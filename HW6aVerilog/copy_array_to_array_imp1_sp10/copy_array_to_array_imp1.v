==> flow/design.v <==
`timescale 1 ns / 100 ps
module copy_array_to_array_imp1 (Reset, Clk, Start, Ack, Ms_of_I, Ns_of_J_Write, I, J);
input Reset, Clk;
input Start, Ack;
input [3:0] Ms_of_I;  
output Ns_of_J_Write;
output [3:0] I, J;  
wire Ns_of_J_Write;
reg [3:0] I,J;  
reg [2:0] state;
localparam
 INI   = 3'b000,
 LS2C  = 3'b001,
 C221  = 3'b010,
 C122  = 3'b011,
 DONE  = 3'b100,
 UNKN  = 3'bxxx;
localparam 
 Imax  = 4'b1001, Jmax = 4'b1001;  
assign Ns_of_J_Write = ( ((state == LS2C) && (Ms_of_I[3]) ) || (state == C221) || (state == C122) );
always @(posedge Clk, posedge Reset)  
 begin  
	   if (Reset) 
	       begin
	           I <= 4'bXXXX;
	           J <= 4'bXXXX;
			   state <= INI;
	       end
       else  
         begin
            case (state)  
                 INI:
					begin
                        if(Start) 
							state <= LS2C;
					   	I <= 4'b0000;
						J <= 4'b0000;
					end
                 LS2C:      
                    begin   
						if(Ms_of_I[3] == 1 && I != 9) begin
							state <= C221;
						end
						else if (I == 9) begin
							state <= C122;
						end					
						else if(I != 9 && Ms_of_I[3] == 0) begin
							state <= LS2C;						
						end
						I <= I + 1;
						if(Ms_of_I[3] == 1) begin
							J <= J + 1;
						end
						if(I == 9) begin
							I <= 0;
						end
					end
                C221:       
					begin    
						if(J == 9) begin
							state <= DONE;
						end
						else if(I == 9 && J != 9) begin
							state <= C122;
						end
						else if(I != 9 && J != 9) begin
							state <= C221;			
						end
						J <= J + 1;
						I <= I + 1;
						if(I == 9) begin
							I <= 0;
						end				
                    end
                 C122:     
                    begin  
						if(J == 9) begin
							state <= DONE;
						end
						else if(I !== 9 && J != 9) begin
							state <= C122;
						end
						J <= J + 1;
						I <= I + 1;
                    end
                 DONE:
                    begin
                        if(Ack)
							state <= INI;
                    end
				default: 
                    begin
                         state <= UNKN;    
                    end
            endcase
         end   
 end  
 endmodule
# ---- Tool chain data of copy_array_to_array_imp1
# The steps from the RTL of copy_array_to_array_imp1 to its reports follow in flow order.
# Lines are those of the file above, counted from 1.
# Operators: Yosys type, input widths -> output width; for muxes data width and select width s.
# Library cell names are shortened.
# Not given: n/a
dict set report inputs {
  top {copy_array_to_array_imp1}
  clk_port {Clk}
  cell_library {sky130hd}
  lib_corner {tt_025C_1v80}
}

# ---- After elaboration
# Source: Yosys, flattened and elaborated, memories not mapped. Widths are those after wreduce. Registers that Yosys merges into a memory's read port (data or address) are not register bits. Print and check cells do not count. Equal cells are merged and count once.
dict set report word_totals {
  register_bits 11
  latchBits 0
  mem_bits_rw 0
  mem_bits_ro 0
  clocked_rd_ports_x_width 0
  mem_count 0
  in_bits 8
  elab_cells 51
}
dict set report op_classes {
  n_addsub 2
  n_mul 0
  div_mod_pow 0
  n_cmp 0
  equal 15
  n_shift 0
  muxes 15
  bitwise 1
  n_reduce_logical 15
}
# op count
set op_table {}
lappend op_table {{$mux 3} 10}
lappend op_table {{$pmux 4 s3} 2}
lappend op_table {{$ne 4x4->1 const B} 4}
lappend op_table {{$pmux 3 s5} 1}
lappend op_table {{$add 4x1->4 const B} 2}
lappend op_table {{$eq 4x4->1 const B} 2}
lappend op_table {{$mux 4} 2}
lappend op_table {{$logic_and 1x1->1} 6}
lappend op_table {{$ne 2x2->1 const B} 3}
lappend op_table {{$eq 3x2->1 const B} 2}
lappend op_table {{$reduce_and 5->1} 1}
lappend op_table {{$reduce_or 2->1} 2}
lappend op_table {{$nex 4x4->1 const B} 1}
lappend op_table {{$reduce_bool 4->1} 1}
lappend op_table {{$eq 3x1->1 const B} 1}
lappend op_table {{$eq 3x3->1 const B} 1}
lappend op_table {{$ne 3x3->1 const B} 1}
lappend op_table {{$logic_not 3->1} 1}
lappend op_table {{$reduce_bool 3->1} 1}
lappend op_table {{$logic_or 1x1->1} 2}
lappend op_table {{$reduce_and 2->1} 1}
lappend op_table {{$not 1->1} 1}

# ---- Longest topological paths
# Longest topological path by Yosys (ltp), each cell counted once; first at word level (registers and memories cut), then after technology mapping (sequential cells cut; the memories' decode and read muxes count).
dict set report logic_depth {
  ltp_word 6
  ABC_AREA 0
  depth_mapped 6
  ltp_nobuf 6
}

# ---- Mapped cells and area
# Source: synth_stat.txt of the flow (Yosys; design flattened, memories mapped). It holds for the ABC_AREA given above (unset counts as 0); a run with the other value may have another netlist.
# cell_type count area_total_um2
set by_type {}
lappend by_type {dfrtp_1 12 300.288}
lappend by_type {ha_1 4 50.048}
lappend by_type {o21ai_0 10 50.048}
lappend by_type {nand2_1 9 33.782}
lappend by_type {dfstp_2 1 26.275}
lappend by_type {inv_1 7 26.275}
lappend by_type {a21oi_1 5 25.024}
lappend by_type {nor4_4 1 21.27}
lappend by_type {nor4b_2 1 15.014}
lappend by_type {o22ai_1 2 12.512}
lappend by_type {o31ai_2 1 12.512}
lappend by_type {or3_4 1 11.261}
lappend by_type {mux2i_1 1 10.01}
lappend by_type {nand3_1 2 10.01}
lappend by_type {nor3_1 2 10.01}
lappend by_type {o21ai_2 1 8.758}
lappend by_type {a21o_1 1 7.507}
lappend by_type {nand3b_1 1 7.507}
# Other cell types: 6; their cells: 7.
dict set report synth_totals {
  mapped_cells 69
  yosys_area_um2 678.2
  flip_flops 13
  buf_cells 0
}

# ---- Path before layout
# OpenSTA on the mapped netlist: ideal clock, no wires. The path of least setup slack (recovery checks aside). Input and output delay are each 20% of the period. Register names are those of the netlist, which keeps one name where synthesis merged equal registers.
dict set report synth_timing {
  kind {register -> register}
  start {register I[1]}
  end {register I[2]}
  period_ns 1.94
  setup_ns 0.118
  launch_ns 0.000
  arrival_time_ns 1.290
  path_slack_ns 0.532
  path_delay_ns 1.408
  path_stages 7
  synth_period_reached_ns 1.408
}
# "path_delay_ns" = arrival - input delay + setup time.
# "path_stages" counts driving pins, that of a launching flip-flop among them; a cell with two outputs on the path counts twice.
# "synth_period_reached_ns" = period - worst setup slack (recovery checks aside). The figure is calculated, with input and output delays left at 20% of the set period.
# Between the ends stands the longest chain of elaborated cells between them, by number of cells; it is not shown to be the way that was timed. Of several equally long chains one is given.
# Each line given opens the expression or statement behind the cell; cells for indexed reads and writes are added by Yosys, which also makes memories of some case tables.
# At most two assigning lines are given for a register; there are more.
dict set report synth_via {
  path_cell_list {dfrtp_1 > inv_1 > ha_1 > nand2_1 > o31ai_2 > o21ai_2 > a21o_1}
  elab_chain_cells 3
}
# element line
set synth_lines {}
lappend synth_lines {{start: declaration} 7} ;# output [3:0] I, J;
lappend synth_lines {{start: assignment} 50} ;# I <= I + 1;
lappend synth_lines {{start: assignment} 70} ;# I <= I + 1;
lappend synth_lines {{$add 4x1->4} 50}
lappend synth_lines {{$mux 4} 54} ;# if(I == 9) begin
lappend synth_lines {{$pmux 4 s3} 31} ;# case (state)
lappend synth_lines {{end: assignment} 50}
lappend synth_lines {{end: assignment} 70}
lappend synth_lines {{end: declaration} 7}

# ---- Worst path after layout
# Path of least setup slack in the final report of run 2 (OpenROAD, finished layout, wires in). Where an end is a register, its clock arrival counts in the times.
dict set report layout_timing {
  kind {register -> output}
  start {register I[2]}
  end {output port I[2]}
  period_ns 1.77
  output_delay_ns 0.35
  launch_ns 0.26
  arrival_time_ns 1.37
  path_slack_ns 0.04
  path_stages 2
}
# At most two assigning lines are given for a register; there are more.
dict set report layout_via {
  path_cell_list {dfrtp_1 > clkdlybuf4s50_1}
  elab_chain_cells 0
}
# element line
set layout_lines {}
lappend layout_lines {{start: declaration} 7} ;# output [3:0] I, J;
lappend layout_lines {{start: assignment} 50} ;# I <= I + 1;
lappend layout_lines {{start: assignment} 70} ;# I <= I + 1;
lappend layout_lines {{end: declaration} 7}

Wiki page: copy_array_to_array_imp1 / flow data

Design copy_array_to_array_imp1 on sky130hd. What follows are 2 stored runs of the flow, each under its own settings; their order means nothing. The constraints put input and output delay at 20% of the set period each and load the outputs with 0.01 pF.
"achieved_clock_period_ns": clock period set for the run, less the worst setup slack. It is reckoned from that one timing run; input and output delays stay at 20% of the period that was set.
"worst_path_ns" means the part of the period allowed to the worst setup path (the constraints hold back 20% at inputs and 20% at outputs) less its slack; where the path has registers, the arrival times of their clocks count too.
"fin_power_mw": no workload was simulated; the value follows from the tool's default switching activity.

[flow] run 1: files
==> flow/run.sh <==
#!/bin/bash
# the make line also repeats the synthesis and layout settings of config.mk as NAME=value (left out here)
make -C /OpenROAD-flow-scripts/flow DESIGN_CONFIG=/design/flow/config.mk WORK_HOME=/design/flow/orfs CLKGATE_MAP_FILE= finish
==> flow/config.mk <==
export PLATFORM = sky130hd
export DESIGN_NAME = copy_array_to_array_imp1
export DESIGN_NICKNAME = copy_array_to_array_imp1
export VERILOG_FILES = /design/flow/design.v
export SDC_FILE = /design/flow/constraint.sdc
export NUM_CORES = 4
export LEC_CHECK = 0
export ABC_AREA = 1
export CAP_MARGIN = 20
export CELL_PAD_IN_SITES_GLOBAL_PLACEMENT = 3
export CORE_ASPECT_RATIO = 0.93
export CORE_MARGIN = 2
export CORE_UTILIZATION = 46
export GPL_ROUTABILITY_DRIVEN = 1
export MIN_ROUTING_LAYER = met1
export PLACE_DENSITY_LB_ADDON = 0.24
export SLEW_MARGIN = 40
export TNS_END_PERCENT = 15
==> flow/constraint.sdc <==
create_clock -name core_clock -period 1.14 [get_ports {Clk}]
set_input_delay 0.2280 -clock core_clock [delete_from_list [all_inputs] [get_ports {Clk}]]
set_output_delay 0.2280 -clock core_clock [all_outputs]
set_load 0.01 [all_outputs]

[flow] run 1: not finished: placement ended with error FLW-0024

[flow] run 2: files
==> flow/run.sh <==
#!/bin/bash
# the make line also repeats the synthesis and layout settings of config.mk as NAME=value (left out here)
make -C /OpenROAD-flow-scripts/flow DESIGN_CONFIG=/design/flow/config.mk WORK_HOME=/design/flow/orfs CLKGATE_MAP_FILE= finish
==> flow/config.mk <==
export PLATFORM = sky130hd
export DESIGN_NAME = copy_array_to_array_imp1
export DESIGN_NICKNAME = copy_array_to_array_imp1
export VERILOG_FILES = /design/flow/design.v
export SDC_FILE = /design/flow/constraint.sdc
export NUM_CORES = 4
export LEC_CHECK = 0
export CAP_MARGIN = 20
export CORE_MARGIN = 2
export CORE_UTILIZATION = 64
export SLEW_MARGIN = 20
==> flow/constraint.sdc <==
create_clock -name core_clock -period 1.77 [get_ports {Clk}]
set_input_delay 0.3540 -clock core_clock [delete_from_list [all_inputs] [get_ports {Clk}]]
set_output_delay 0.3540 -clock core_clock [all_outputs]
set_load 0.01 [all_outputs]

[flow] run 2: metrics
[metrics] timing.setup.tns_ns = 0.000
[metrics] post_route_util_pct = 89.1
[metrics] yosys.chip_area_um2 = 678.2
[metrics] post_route_stdcell_area_um2 = 858.3
[metrics] fin_power_mw = 1.423
[metrics] achieved_clock_period_ns = 1.727
[metrics] die_footprint_um2 = 1335.9
[metrics] worst_path_ns = 1.37
[metrics] worst_setup_path_type = register -> output
[metrics] final_setup_ws_ns = 0.043
