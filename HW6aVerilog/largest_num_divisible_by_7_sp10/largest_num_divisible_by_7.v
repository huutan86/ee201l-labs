==> flow/design.v <==
`timescale 1 ns / 100 ps
module largest_num_divisible_by_7 (Max, Start, Ack, Clk, Reset, 
				 Qi, Ql, Qdiv, Qdf, Qdnf);
input Start, Ack, Clk, Reset;
output [7:0] Max;
output Qi, Ql, Qdiv, Qdf, Qdnf;
reg [7:0] M [0:15]; 
reg [7:0] X;
reg [4:0] state;
reg [7:0] Max;
reg [3:0] I;
localparam 
INI = 	5'b00001,  
LD_X = 	5'b00010,  
DIV = 	5'b00100,  
D_F = 	5'b01000,  
D_NF = 	5'b10000 ; 
assign {Qdnf, Qdf, Qdiv, Ql, Qi} = state;
always @(posedge Clk, posedge Reset) begin  : CU_n_DU
	if (Reset) begin
		state <= INI;
		I <= 4'bXXXX;
		Max <= 8'bXXXXXXXX;
		X <= 8'bXXXXXXXX;	    
	end
	else begin
		(* full_case, parallel_case *)
		case (state)
			INI	: begin
				if (Start)
					state <= LD_X;
				Max <= 0;
				I <= 0;
			end
			LD_X : begin 
				if(M[I] > Max) begin
					state <= DIV;
				end
				if (I != 4'b1111 && M[I] <= Max) begin
					state <= LD_X;
				end
				else if(I == 4'b1111) begin
					if(M[I] <= Max && Max != 0) begin
						state <= D_F;
					end
					else if(M[I] >= 7 && Max == 0) begin
						state <= DIV;
					end
					else if((M[I] < 7 && Max == 0) || (M[I] < Max && Max == 0)) begin
						state <= D_NF;
					end
				end
				X <= M[I];
				if(I < 4'b1111 && M[I] <= Max) begin
					I <= I + 1'b1;
				end
			end
	        DIV : begin				 
				if(X <= 7) begin
					if(X == 7 && I == 4'b1111 && Max == 4'b0000) begin
						state <= D_F;
					end
					else if(X != 7 && I == 4'b1111 && Max == 4'b0000) begin
						state <= D_NF;
					end
					else if(I != 4'b1111) begin
						state <= LD_X;
					end
					else if(X != 7 && I == 4'b1111 && Max != 4'b0000) begin
						state <= D_F;
					end
					else if(X == 7 && I == 4'b1111 && Max != 4'b0000) begin
						state <= D_F;
					end
				end
				else begin
					state <= DIV;
				end
				if(X > 7) begin
					X <= X - 7;
				end
				else begin
					I <= I + 1;
					if(X == 7 && Max < M[I]) begin
						Max <= M[I];
					end
				end
			end
	        D_F	: begin  
		         if (Ack)
		           state <= INI;
		       end 
	        D_NF : begin  
				if (Ack)
					state <= INI;
			end    
		endcase
	end 
end 
endmodule  
### From RTL to reports: largest_num_divisible_by_7

The steps from the RTL of largest_num_divisible_by_7 to its reports follow in flow order.
Line numbers count from 1 in the design file above.
Library cell names are shortened.
Not given: -

| set-up | value |
|---|---|
| design top | largest_num_divisible_by_7 |
| clock | Clk |
| standard-cell library | sky130hd |
| library corner | tt_025C_1v80 |

### After elaboration

Counts by Yosys on the flattened word-level netlist (proc, flatten, opt, wreduce; memories kept). Register bits leave out memories and registers merged into their read ports (data or address). Print and check cells are left out.

| bit counts | value |
|---|---|
| bits in registers | 25 |
| word-level cells | 80 |
| output and inout port bits | 13 |
| input port bits | 4 |

| operators by class | value |
|---|---|
| reduce/logical cells | 25 |
| multiplexer cells | 23 |
| add/subtract/negate cells | 3 |
| equal/unequal tests | 16 |
| order comparisons | 9 |

Operator list:

| kind | count |
|---|---|
| 2-to-1 mux 5 bit | 14 |
| case mux 8 bit (select 2 bit) | 2 |
| 2-to-1 mux 8 bit | 3 |
| case mux 5 bit (select 4 bit) | 1 |
| logical AND 1 bit | 13 |
| case mux 4 bit (select 3 bit) | 1 |
| != test 2 bit with constant B | 5 |
| adder 4 x 1 -> 4 bit with constant B | 2 |
| subtractor 8 x 3 -> 8 bit with constant B | 1 |
| greater-or-equal comparator 8 x 3 -> 1 bit with constant A and B | 1 |
| less-than comparator 8 x 3 -> 1 bit with constant A and B | 1 |
| > comparator 8 x 3 -> 1 bit with constant B | 1 |
| less-or-equal comparator 8 x 3 -> 1 bit with constant B | 1 |
| == test 8 x 3 -> 1 bit with constant B | 1 |
| != test 8 x 3 -> 1 bit with constant B | 1 |
| > comparator 8 bit with constant A | 1 |
| less-or-equal comparator 8 bit with constant A | 1 |
| less-than comparator 8 bit with constant A | 1 |
| less-than comparator 8 bit with constant B | 1 |
| logical NOT 8 bit | 1 |
| nonzero test 8 bit | 1 |
| 2-to-1 mux 4 bit | 2 |
| != test 7 bit with constant B | 1 |
| AND reduction 3 bit | 2 |
| == test 5 x 1 -> 1 bit with constant B | 1 |
| == test 5 x 2 -> 1 bit with constant B | 1 |
| == test 5 x 3 -> 1 bit with constant B | 1 |
| == test 5 x 4 -> 1 bit with constant B | 1 |

Other operator kinds: 12; their cells: 13.

### Depth

Longest topological path by Yosys (ltp), each cell counted once; first at word level (registers and memories cut), then after technology mapping (sequential cells cut; the memories' decode and read muxes count).

| logic depth | value |
|---|---|
| depth in word-level cells | 10 |
| ABC_AREA | 0 |
| mapped depth | 7 |
| depth with buffers taken out | 6 |

### Netlist

Yosys stat after the flow's synthesis: flattened, memories mapped to cells. It holds for the ABC_AREA given above (unset counts as 0); a run with the other value may have another netlist.

| mapped netlist | value |
|---|---|
| mapped flip-flops | 17 |
| cell count | 100 |
| sequential area | 426.7 um^2 |
| buffer cells | 12 |
| synthesis area | 1017.2 um^2 |

Cell types:

| cell | count | area in all (um^2) |
|---|---|---|
| dfrtp_1 | 16 | 400.384 |
| xnor2_1 | 7 | 61.309 |
| buf_4 | 8 | 60.058 |
| o21ai_0 | 7 | 35.034 |
| nand2_1 | 9 | 33.782 |
| bufbuf_16 | 1 | 32.531 |
| dfstp_2 | 1 | 26.275 |
| ha_1 | 2 | 25.024 |
| nor2_1 | 6 | 22.522 |
| o32a_4 | 1 | 22.522 |
| a32o_1 | 2 | 20.019 |
| nand3_1 | 4 | 20.019 |
| nor3_1 | 4 | 20.019 |
| o2bb2ai_1 | 2 | 17.517 |
| nand3b_1 | 2 | 15.014 |
| clkbuf_8 | 1 | 13.763 |
| and3_1 | 2 | 12.512 |
| nand2b_1 | 2 | 12.512 |

Other cell types: 20; their cells: 23.

### Timing after synthesis

Source: OpenSTA report_checks on the synthesized netlist (no wires, ideal clock, input and output delay 20% of the period each), path of least setup slack; recovery checks are left aside. Register names are those of the netlist, which keeps one name where synthesis merged equal registers.

| path after synthesis | value |
|---|---|
| kind | reg2reg |
| start point | register X[3] |
| end point | register I[2] |
| stages | 5 |
| library setup time | 77 ps |
| path delay | 1791 ps |
| data arrival time | 1714 ps |
| path buffers | 0 |
| data required time | 2013 ps |
| period | 2090 ps |
| time at the first pin | 0 ps |
| path slack | 298 ps |
| synthesis period reached | 1792 ps |

"path delay" = arrival - input delay + setup time.
"stages" counts driving pins, that of a launching flip-flop among them; a cell with two outputs on the path counts twice.
"synthesis period reached" = period - worst setup slack (recovery checks aside). The figure is calculated, with input and output delays left at 20% of the set period.
The rows between start and end are the longest chain of elaborated cells between them; the timing report does not say that the signal goes this way. Where chains are equally long, one stands for them.
Each line given opens the expression or statement behind the cell; cells for indexed reads and writes are added by Yosys, which also makes memories of some case tables.
At most two assigning lines are given for a register; there are more.

| between the ends, after synthesis | value |
|---|---|
| path through | dfrtp_1 -> or4_4 -> o32a_4 -> or3_1 -> a21oi_1 |
| cells in the longest elaborated chain | 3 |
| elaborated cells on any way between the ends | 5 |
| source lines of those cells | 2 |
| classes of those cells | 1 x compare; 1 x eq/ne; 2 x mux; 1 x reduce/logical |

Ends and longest elaborated chain, after synthesis:

| element | RTL line | source |
|---|---|---|
| start: declaration | 8 | `reg [7:0] X;` |
| start: assignment | 53 | `X <= M[I];` |
| start: assignment | 80 | `X <= X - 7;` |
| > comparator 8 x 3 -> 1 bit | 79 | `if(X > 7) begin` |
| 2-to-1 mux 4 bit | 79 |  |
| case mux 4 bit (select 3 bit) | 28 | `case (state)` |
| end: assignment | 55 | `I <= I + 1'b1;` |
| end: assignment | 83 | `I <= I + 1;` |
| end: declaration | 11 | `reg [3:0] I;` |

### Timing after layout

Path of least setup slack in the final report of record 1 (OpenROAD, finished layout, wires in). Where an end is a register, its clock arrival counts in the times.
The path's times are printed in steps of 10 ps; the period is the one set.

| path post-layout | value |
|---|---|
| kind | reg2out |
| start point | register state[0] |
| end point | output port Qi |
| data arrival time | 1520 ps |
| data required time | 2450 ps |
| path slack | 930 ps |
| output delay | 610 ps |
| period | 3060 ps |
| path buffers | 1 |
| stages | 2 |
| time at the first pin | 300 ps |

At most two assigning lines are given for a register; there are more.

| between the ends, post-layout | value |
|---|---|
| path through | dfstp_2 -> clkdlybuf4s50_1 |
| cells in the longest elaborated chain | 0 |
| elaborated cells on any way between the ends | 0 |
| source lines of those cells | 0 |

Ends and longest elaborated chain, post-layout:

| element | RTL line | source |
|---|---|---|
| start: declaration | 9 | `reg [4:0] state;` |
| start: assignment | 21 | `state <= INI;` |
| start: assignment | 31 | `state <= LD_X;` |
| end: declaration | 6 | `output Qi, Ql, Qdiv, Qdf, Qdnf;` |

Appendix: measured runs

Design largest_num_divisible_by_7 on sky130hd. What follows are 2 stored runs of the flow, each under its own settings; their order means nothing. The constraints put input and output delay at 20% of the set period each and load the outputs with 0.01 pF.
"clock period reached": clock period set for the run, less the worst setup slack. It is reckoned from that one timing run; input and output delays stay at 20% of the period that was set.
"worst setup path time" means the part of the period allowed to the worst setup path (the constraints hold back 20% at inputs and 20% at outputs) less its slack; where the path has registers, the arrival times of their clocks count too.
"total power of the final layout" rests on the timing tool's default activity at the inputs, not on a simulated workload.
"worst setup path time" is known to 10 ps.

#### Record 1

| setting | value |
|---|---|
| period_ns | `3.06` |
| CORE_UTILIZATION | `34` |
| SETUP_SLACK_MARGIN | `0.34` |
| PLACE_DENSITY_LB_ADDON | `0.15` |
| HOLD_SLACK_MARGIN | `0.28` |
| GPL_ROUTABILITY_DRIVEN | `0` |
| CAP_MARGIN | `30` |
| SLEW_MARGIN | `40` |
| CORE_MARGIN | `2` |

| result | value |
|---|---|
| worst setup path time | 1520 ps |
| class of the worst setup path | reg2out |
| post-route worst hold slack | 484 ps |
| total negative slack on setup checks | 0 ps |
| clock period reached | 2133 ps |
| die size | 3445.1 um^2 |
| post-layout utilization | 38.4% |
| netlist area reported by Yosys | 1017.2 um^2 |
| total power of the final layout | 367.2 µW |
| smallest setup slack | 927 ps |
| standard-cell area of the final layout | 1077.3 um^2 |

#### Record 2

| setting | value |
|---|---|
| period_ns | `3.53` |
| CORE_UTILIZATION | `68` |
| SETUP_SLACK_MARGIN | `0.95` |
| PLACE_DENSITY_LB_ADDON | `0.27` |
| CELL_PAD_IN_SITES_DETAIL_PLACEMENT | `2` |
| ABC_AREA | `0` |
| GPL_TIMING_DRIVEN | `1` |
| GPL_ROUTABILITY_DRIVEN | `1` |
| CAP_MARGIN | `20` |
| CORE_MARGIN | `2` |
| SLEW_MARGIN | `20` |

Unfinished; error DPL-0033 in placement.
