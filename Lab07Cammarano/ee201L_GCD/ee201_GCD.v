==> flow/design.v <==
`timescale 1ns / 1ps
module ee201_GCD(Clk, CEN, Reset, Start, Ack, Ain, Bin, A, B, AB_GCD, i_count, q_I, q_Sub, q_Mult, q_Done);
	input	Clk, CEN, Reset, Start, Ack;
	input [7:0] Ain;
	input [7:0] Bin;
	output reg [7:0] A, B, AB_GCD, i_count;		 
	output q_I, q_Sub, q_Mult, q_Done;
	reg [3:0] state;	
	assign {q_Done, q_Mult, q_Sub, q_I} = state;
	localparam I = 4'b0001, SUB = 4'b0010, MULT = 4'b0100, DONE = 4'b1000, UNK = 4'bXXXX;
	always @ (posedge Clk, posedge Reset) begin 
		if(Reset) begin
			state <= I;
			i_count <= 8'bx;  	 
			A <= 8'bx;		  	 
			B <= 8'bx;
			AB_GCD <= 8'bx;			
		end
		else				 
			case(state)	
				I: begin
					if (Start) begin
						state <= SUB;
					end
					i_count <= 0;
					A <= Ain;
					B <= Bin;
					AB_GCD <= 0;
				end	
				SUB: 
					if (CEN) begin				 
						if (A == B) begin
							state <= (i_count == 0) ? (DONE) : (MULT);
						end	
						if (A == B) begin
							AB_GCD <= A;	
						end
						else if (A < B) begin
							A <= B;
							B <= A;
						end
						else begin					 
							if(A[0] != 0 && B[0] != 0) begin
								A <= A - B;
							end
							else if(A[0] == 0 && B[0] == 0) begin
								i_count <= i_count + 1;
								A <= A / 2;
								B <= B / 2;
							end
							else begin
								if(A[0] == 0) begin
									A <= A / 2;
								end
								if(B[0] == 0) begin
									B <= B / 2;
								end
							end
						end
					end
				MULT:
					if (CEN) begin			 
						if(i_count == 1) begin
							state <= DONE;
						end
						else begin
							state <= MULT;
						end
						AB_GCD <= AB_GCD * 2;
						i_count <= i_count - 1;
					end
				DONE:
					if (Ack) begin
						state <= I;
					end
				default:		
					state <= UNK;
			endcase
	end
endmodule
---- From RTL to reports: ee201_GCD ----
Tool output for the design above, in the order of the flow.
Line numbers count from 1 in the design file above.
Operators: Yosys type, input widths -> output width; for muxes data width and select width s.
A cell with n/a has no value.
design
  design top .............................. ee201_GCD
  clock port .............................. Clk
  library ................................. sky130hd
  timing corner ........................... tt_025C_1v80

---- Elaborated design ----
Yosys after proc, flatten, opt, wreduce and memory -nomap, before mapping. Memory bits, and registers merged into a memory's read port (data or address), are not among the register bits. Print and check cells are not counted. Equal cells are merged and count once.
word-level totals
  register bits ........................... 36
  input port bits ......................... 21
  output and inout bits ................... 36
  word-level cells ........................ 76
cells by class
  $add $sub $neg .......................... 3
  $lt $le $gt $ge ......................... 1
  eq/ne operators ......................... 18
  muxes and demuxes ....................... 33
  bitwise operators ....................... 2
  reductions and logical operators ........ 12
operator list
  cell                 count
  $mux 8               21
  $pmux 8 s3           2
  $pmux 8 s2           2
  $mux 4               7
  $ne 2x2->1 const B   9
  $pmux 4 s4           1
  $reduce_and 4->1     3
  $reduce_and 5->1     2
  $add 8x1->8 const B  1
  $sub 8x1->8 const B  1
  $eq 8x1->1 const B   1
  $sub 8x8->8          1
  $lt 8x8->1           1
  $eq 8x8->1           1
  $logic_not 8->1      1
  $reduce_and 7->1     1
  $ne 5x5->1 const B   1
  $eq 4x1->1 const B   1
  $eq 4x2->1 const B   1
  $eq 4x3->1 const B   1
  $eq 4x4->1 const B   1
  $ne 4x4->1 const B   1
  $ne 3x3->1 const B   1
  $reduce_and 3->1     1
  $reduce_bool 3->1    1
  $logic_and 1x1->1    2
  $not 1->1            2
  $reduce_bool 2->1    1

---- Longest topological paths ----
Yosys ltp: most cells in a row. Word level: on the elaborated netlist, between registers, memories and ports. Mapped: between sequential cells and ports; inverters and the memories' decode and read muxes count.
depth
  word-level depth ........................ 8
  ABC_AREA ................................ 0
  depth in mapped cells ................... 11
  gate-level depth less buffers ........... 9

---- Synthesis result ----
Yosys stat after the flow's synthesis: flattened, memories mapped to cells. It holds for the ABC_AREA given above (unset counts as 0); a run with the other value may have another netlist.
The area totals of this step are shown rounded.
cell types
  cell type                  count  total area (µm²)
  sky130_fd_sc_hd__dfrtp_1   35     875.84
  sky130_fd_sc_hd__ha_1      14     175.168
  sky130_fd_sc_hd__nor2_1    46     172.666
  sky130_fd_sc_hd__a21oi_1   25     125.12
  sky130_fd_sc_hd__nand2_1   27     101.347
  sky130_fd_sc_hd__o21ai_0   19     95.091
  sky130_fd_sc_hd__o31ai_1   11     82.579
  sky130_fd_sc_hd__a211oi_1  10     75.072
  sky130_fd_sc_hd__inv_1     20     75.072
  sky130_fd_sc_hd__a22oi_1   8      60.058
  sky130_fd_sc_hd__a31oi_1   9      56.304
  sky130_fd_sc_hd__and3_1    8      50.048
  sky130_fd_sc_hd__clkbuf_1  11     41.29
  sky130_fd_sc_hd__nand3_1   8      40.038
  sky130_fd_sc_hd__nor3_1    8      40.038
  sky130_fd_sc_hd__nand2b_1  6      37.536
  sky130_fd_sc_hd__o211ai_1  5      37.536
  sky130_fd_sc_hd__o22ai_1   6      37.536
Other cell types: 34; their cells: 58.
mapped netlist
  cell count .............................. 334
  cell area after synthesis ............... 2,670 µm²
  area of sequential cells ................ 902 µm²
  flip-flops .............................. 36
  buffer cells ............................ 17

---- Path before layout ----
Source: OpenSTA report_checks on the synthesized netlist (no wires, ideal clock, input and output delay 20% of the period each), path of least setup slack; recovery checks are left aside. Register names are those of the netlist, which keeps one name where synthesis merged equal registers.
timing path after synthesis
  path type ............................... reg-to-reg
  start point ............................. register A[0]
  end point ............................... register i_count[5]
  clock period ............................ 4.62 ns
  library setup time ...................... 0.131 ns
  launch time at the first pin ............ 0.000 ns
  arrival time ............................ 2.628 ns
  data required time ...................... 4.489 ns
  setup slack ............................. 1.861 ns
  path delay .............................. 2.759 ns
  driving pins on the path ................ 11
  path buffers ............................ 1
  synthesis period reached ................ 2.759 ns
"path delay" is the arrival time less input delay plus setup time.
"driving pins on the path": output pins that drive a net of the path, with the launching flip-flop's if there is one; two outputs of one cell count as two.
"synthesis period reached" is the clock period less the worst setup slack; recovery checks do not enter. This is arithmetic on one report: input and output delays are still those of the set period (20% each).
Between the ends stands the longest chain of elaborated cells between them, by number of cells; it is not shown to be the way that was timed. Of several equally long chains one is given.
Each line given opens the expression or statement behind the cell; cells for indexed reads and writes are added by Yosys, which also makes memories of some case tables.
At most two assigning lines are given for a register; there are more.
between the ends, after synthesis
  path through ............................ sky130_fd_sc_hd__dfrtp_1 > sky130_fd_sc_hd__inv_1 > sky130_fd_sc_hd__ha_1 > sky130_fd_sc_hd__fa_1 > sky130_fd_sc_hd__nand2b_1 > sky130_fd_sc_hd__a211oi_1 > sky130_fd_sc_hd__o21bai_1 > sky130_fd_sc_hd__a221o_1 > sky130_fd_sc_hd__buf_2 > sky130_fd_sc_hd__o21ai_0 > sky130_fd_sc_hd__o31ai_1
  cells in the longest elaborated chain ... 8
  elaborated cells between the ends (all ways) .. 16
  those cells by class .................... 1 x compare; 5 x eq/ne; 6 x mux; 1 x logic; 3 x reduce/logical
RTL lines, path after synthesis
  what               line  source
  start, declared    6     output reg [7:0] A, B, AB_GCD, i_count;
  start, assigned    26    A <= Ain;
  start, assigned    44    A <= A - B;
  $not 1->1          46    else if(A[0] == 0 && B[0] == 0) begin
  $logic_and 1x1->1  46
  $mux 8             46
  $mux 8             43    if(A[0] != 0 && B[0] != 0) begin
  $mux 8             38    else if (A < B) begin
  $mux 8             35    if (A == B) begin
  $mux 8             31    if (CEN) begin
  $pmux 8 s3         20    case(state)
  end, assigned      47    i_count <= i_count + 1;
  end, assigned      70    i_count <= i_count - 1;
  end, declared      6

---- Path in the finished layout ----
Path of least setup slack in the final report of entry A (OpenROAD, finished layout, wires in). Where an end is a register, its clock arrival counts in the times.
timing path post-layout
  path type ............................... reg-to-reg
  start point ............................. register A[7]
  end point ............................... register i_count[6]
  clock period ............................ 2.31 ns
  library setup time ...................... 0.06 ns
  launch time at the first pin ............ 0.30 ns
  arrival time ............................ 2.70 ns
  data required time ...................... 2.55 ns
  setup slack ............................. -0.15 ns
  driving pins on the path ................ 10
  path buffers ............................ 2
Between the ends stands the longest chain of elaborated cells between them, by number of cells; it is not shown to be the way that was timed. Of several equally long chains one is given.
At most two assigning lines are given for a register; there are more.
between the ends, post-layout
  path through ............................ sky130_fd_sc_hd__dfrtp_1 > sky130_fd_sc_hd__ha_1 > sky130_fd_sc_hd__nand4_1 > sky130_fd_sc_hd__buf_4 > sky130_fd_sc_hd__o2111ai_1 > sky130_fd_sc_hd__o21bai_1 > sky130_fd_sc_hd__a221o_1 > sky130_fd_sc_hd__buf_6 > sky130_fd_sc_hd__a211o_1 > sky130_fd_sc_hd__nand2_1
  cells in the longest elaborated chain ... 5
  elaborated cells between the ends (all ways) .. 9
  those cells by class .................... 1 x compare; 3 x eq/ne; 4 x mux; 1 x reduce/logical
RTL lines, path post-layout
  what             line  source
  start, declared  6     output reg [7:0] A, B, AB_GCD, i_count;
  start, assigned  26    A <= Ain;
  start, assigned  44    A <= A - B;
  $lt 8x8->1       38    else if (A < B) begin
  $mux 8           38
  $mux 8           35    if (A == B) begin
  $mux 8           31    if (CEN) begin
  $pmux 8 s3       20    case(state)
  end, assigned    47    i_count <= i_count + 1;
  end, assigned    70    i_count <= i_count - 1;
  end, declared    6

FLOW RESULTS
============

Design ee201_GCD on sky130hd. What follows are 2 stored runs of the flow, each under its own settings; their order means nothing. The constraints put input and output delay at 20% of the set period each and load the outputs with 0.01 pF.
By "reached clock period" is meant the clock period of the run minus its worst setup slack. This is arithmetic on one report: input and output delays are still those of the set period (20% each).
"worst setup path time" is the time allowed to the run's worst setup path (the clock period less input and output delay, where it has them) less its slack. Clock arrival times count: a late capture clock shortens it, a late launch clock lengthens it.
Measured values are rounded.

---- entry A ----
settings
  period_ns = 2.31
  CORE_UTILIZATION = 45
  SETUP_SLACK_MARGIN = 0.28
  PLACE_DENSITY = 0.77
  CORE_MARGIN = 10
  ABC_AREA = 0
  SLEW_MARGIN = 25
  MAX_ROUTING_LAYER = met4
  CAP_MARGIN = 20
results
  synthesis area .......................... 2,670 µm²
  area of the die ......................... 9,420 µm²
  final design utilization ................ 0.71
  smallest setup slack .................... -0.147 ns
  total negative slack .................... -0.970 ns
  lowest hold slack ....................... 0.521 ns
  reached clock period .................... 2.457 ns
  worst setup path time ................... 2.46 ns
  kind of the worst setup path ............ reg-to-reg

---- entry B ----
settings
  period_ns = 2.21
  CORE_UTILIZATION = 56
  SETUP_SLACK_MARGIN = 0.62
  PLACE_DENSITY_LB_ADDON = 0.04
  ABC_AREA = 1
  GPL_ROUTABILITY_DRIVEN = 0
  CAP_MARGIN = 15
  MAX_ROUTING_LAYER = met5
  CORE_MARGIN = 2
  SLEW_MARGIN = 20
results
  synthesis area .......................... 3,020 µm²
  area of the die ......................... 6,000 µm²
  final design utilization ................ 0.842
  smallest setup slack .................... 0.166 ns
  total negative slack .................... 0.000 ns
  lowest hold slack ....................... 0.519 ns
  reached clock period .................... 2.044 ns
  worst setup path time ................... 2.04 ns
  kind of the worst setup path ............ reg-to-reg
